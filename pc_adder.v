==> flow/design.v <==
module pc_adder (
    input wire reset,
    input wire step_clock,
    input wire[31:0] read_addr,
    output wire[31:0] pc_addr
);
    always @(posedge step_clock) begin
        if (!reset) begin
            pc_addr = read_addr + 1;
        end
    end
endmodule
# == Step by step through the tools: pc_adder ==
# The steps from the RTL of pc_adder to its reports follow in flow order.
# Lines are those of the file above, counted from 1.
# The mark -- stands for no value.
# setup
top,pc_adder
clk_port,step_clock
lib,sky130hd
corner,tt_025C_1v80

# == Word level ==
# Yosys after proc, flatten, opt, wreduce and memory -nomap, before mapping. Enables and synchronous resets that opt folds into registers are not counted as muxes. Memory bits, and registers merged into a memory's read port (data or address), are not among the register bits. Print and check cells are not counted. Equal cells are merged and count once.
# bits
register_bits,32
word_cells,2
out_inout_bits,32
inputBits,34
# op_classes
addsub,1
# ops
op,n
adder 32 x 1 -> 32 bit (second input constant),1

# == Depth ==
# Depth = most cells in a row (Yosys ltp): at word level without a register or memory, in the mapped netlist without a sequential cell, where the memories' decode and read muxes count.
# depth
depth_word,1
abc_area,1
mapped_depth,8
mapped_depth_nobuf,8

# == Netlist ==
# Yosys stat after the flow's synthesis: flattened, memories mapped to cells. It holds for the ABC_AREA given above (unset counts as 0); a run with the other value may have another netlist.
# mapped
ff_cells,32
seqArea_um2,960.9
mapped_cells,226
n_buf,0
yosys_area_um2,1964.4
# by_type
cell,n,area_total_um2
sky130_fd_sc_hd__edfxtp_1,32,960.922
sky130_fd_sc_hd__nand2_1,89,334.07
sky130_fd_sc_hd__nor2_1,33,123.869
sky130_fd_sc_hd__inv_1,20,75.072
sky130_fd_sc_hd__xor2_1,8,70.067
sky130_fd_sc_hd__nor2_4,6,67.565
sky130_fd_sc_hd__nand3b_1,8,60.058
sky130_fd_sc_hd__nor2_8,3,60.058
sky130_fd_sc_hd__xnor2_1,5,43.792
sky130_fd_sc_hd__nand3_1,7,35.034
sky130_fd_sc_hd__nand2_4,3,33.782
sky130_fd_sc_hd__xor2_2,2,32.531
sky130_fd_sc_hd__nand2_2,5,31.28
sky130_fd_sc_hd__nor2_2,3,18.768
sky130_fd_sc_hd__ha_1,1,12.512
sky130_fd_sc_hd__o21ai_0,1,5.005

# == Path before layout ==
# Source: OpenSTA report_checks on the synthesized netlist (no wires, ideal clock, input and output delay 20% of the period each), path of least setup slack; recovery checks are left aside. Register names are those of the netlist, which keeps one name where synthesis merged equal registers.
# synth_path
path_kind,input to register
startpoint,input read_addr[0]
endpoint,register pc_addr[20]
t_required_ps,1228
setup_ps,252
tclk_ps,1480
n_path_buf,0
arrival_ps,1084
path_slack_ps,144
driving_pins,8
t_first_pin_ps,296
in_delay_ps,296
path_delay_ps,1040
synth_period_reached_ps,1336
# "path_delay_ps" is the arrival time less input delay plus setup time.
# "driving_pins": output pins that drive a net of the path, with the launching flip-flop's if there is one; two outputs of one cell count as two.
# "synth_period_reached_ps" is the clock period less the worst setup slack; recovery checks do not enter. This is arithmetic on one report: input and output delays are still those of the set period (20% each).
# The rows between start and end are the longest chain of elaborated cells between them; the timing report does not say that the signal goes this way. Where chains are equally long, one stands for them.
# Each line given opens the expression or statement behind the cell; cells for indexed reads and writes are added by Yosys, which also makes memories of some case tables.
# synth_via
cell_sequence,sky130_fd_sc_hd__ha_1 > sky130_fd_sc_hd__inv_1 > sky130_fd_sc_hd__nor2_4 > sky130_fd_sc_hd__nand2_4 > sky130_fd_sc_hd__nor2_8 > sky130_fd_sc_hd__nand2_1 > sky130_fd_sc_hd__nand2_1 > sky130_fd_sc_hd__nand2_1
elab_chain_len,1
cells_between,1
cone_lines,1
cone_classes,1 x add/sub
# synth_lines
item,line_no,text
start: declaration,4,"input wire[31:0] read_addr,"
adder 32 x 1 -> 32 bit,9,pc_addr = read_addr + 1;
end: assignment,9,
end: declaration,5,output wire[31:0] pc_addr

# == Timing after layout ==
# From the final timing report of flow run A: the path of least setup slack in the routed layout; clock arrival at registers is part of the times.
# The path's times are printed in steps of 10 ps; the period is the one set.
# layout_path
path_kind,register to output
startpoint,register pc_addr[0]
endpoint,output pc_addr[0]
n_path_buf,1
arrival_ps,950
t_required_ps,1220
path_slack_ps,270
tclk_ps,1530
driving_pins,2
out_delay_ps,310
t_first_pin_ps,360
# layout_via
cell_sequence,sky130_fd_sc_hd__edfxtp_1 > sky130_fd_sc_hd__buf_2
elab_chain_len,0
cells_between,0
cone_lines,0
# layout_lines
item,line_no,text
start: declaration,5,output wire[31:0] pc_addr
start: assignment,9,pc_addr = read_addr + 1;
end: declaration,5,

# Measured data: module pc_adder, platform sky130hd, 2 stored runs of the flow under differing settings, order arbitrary. Input and output delays are each 20% of the period that was set; the output load is 0.01 pF.
# "achieved_period_ps": clock period set for the run, less the worst setup slack. It is reckoned from that one timing run; input and output delays stay at 20% of the period that was set.
# By "worst_setup_path_time_ps" is meant the share of the clock period that the worst setup path is allowed (20% is reserved at inputs, 20% at outputs), minus its slack. Clock arrival times at its registers enter into it.
# "totalPower_uw" is the tool's figure for a default switching activity; nothing was simulated.
# "worst_setup_path_time_ps" is known to 10 ps.
# Settings: . = not set for that run.
# Among the results, . means that no value is shown for the run.
setting or result,flow run A,flow run B
period_ns,1.53,1.13
CORE_UTILIZATION,57,52
SETUP_SLACK_MARGIN,0.34,0.03
PLACE_DENSITY_LB_ADDON,0.07,0.29
ABC_AREA,1,.
CTS_CLUSTER_SIZE,24,.
CAP_MARGIN,20,20
CORE_MARGIN,2,10
SLEW_MARGIN,20,20
HOLD_SLACK_MARGIN,.,0.08
CORE_ASPECT_RATIO,.,1.89
CELL_PAD_IN_SITES_GLOBAL_PLACEMENT,.,0
GPL_TIMING_DRIVEN,.,1
GPL_ROUTABILITY_DRIVEN,.,0
layout_utilization_pct,88.1,.
holdWs_ps,293,.
final_setup_ws_ps,271,.
yosys_chip_area_um2,1964.4,.
tns_setup_ps,0,.
totalPower_uw,1991,.
achieved_period_ps,1259,.
total_die_area_um2,3931.9,.
stdcell_area_um2,2917.8,.
worst_setup_path_time_ps,950,.
critical_path_kind,register to output,.
# Flow run B: incomplete, routing halted on DPL-0033
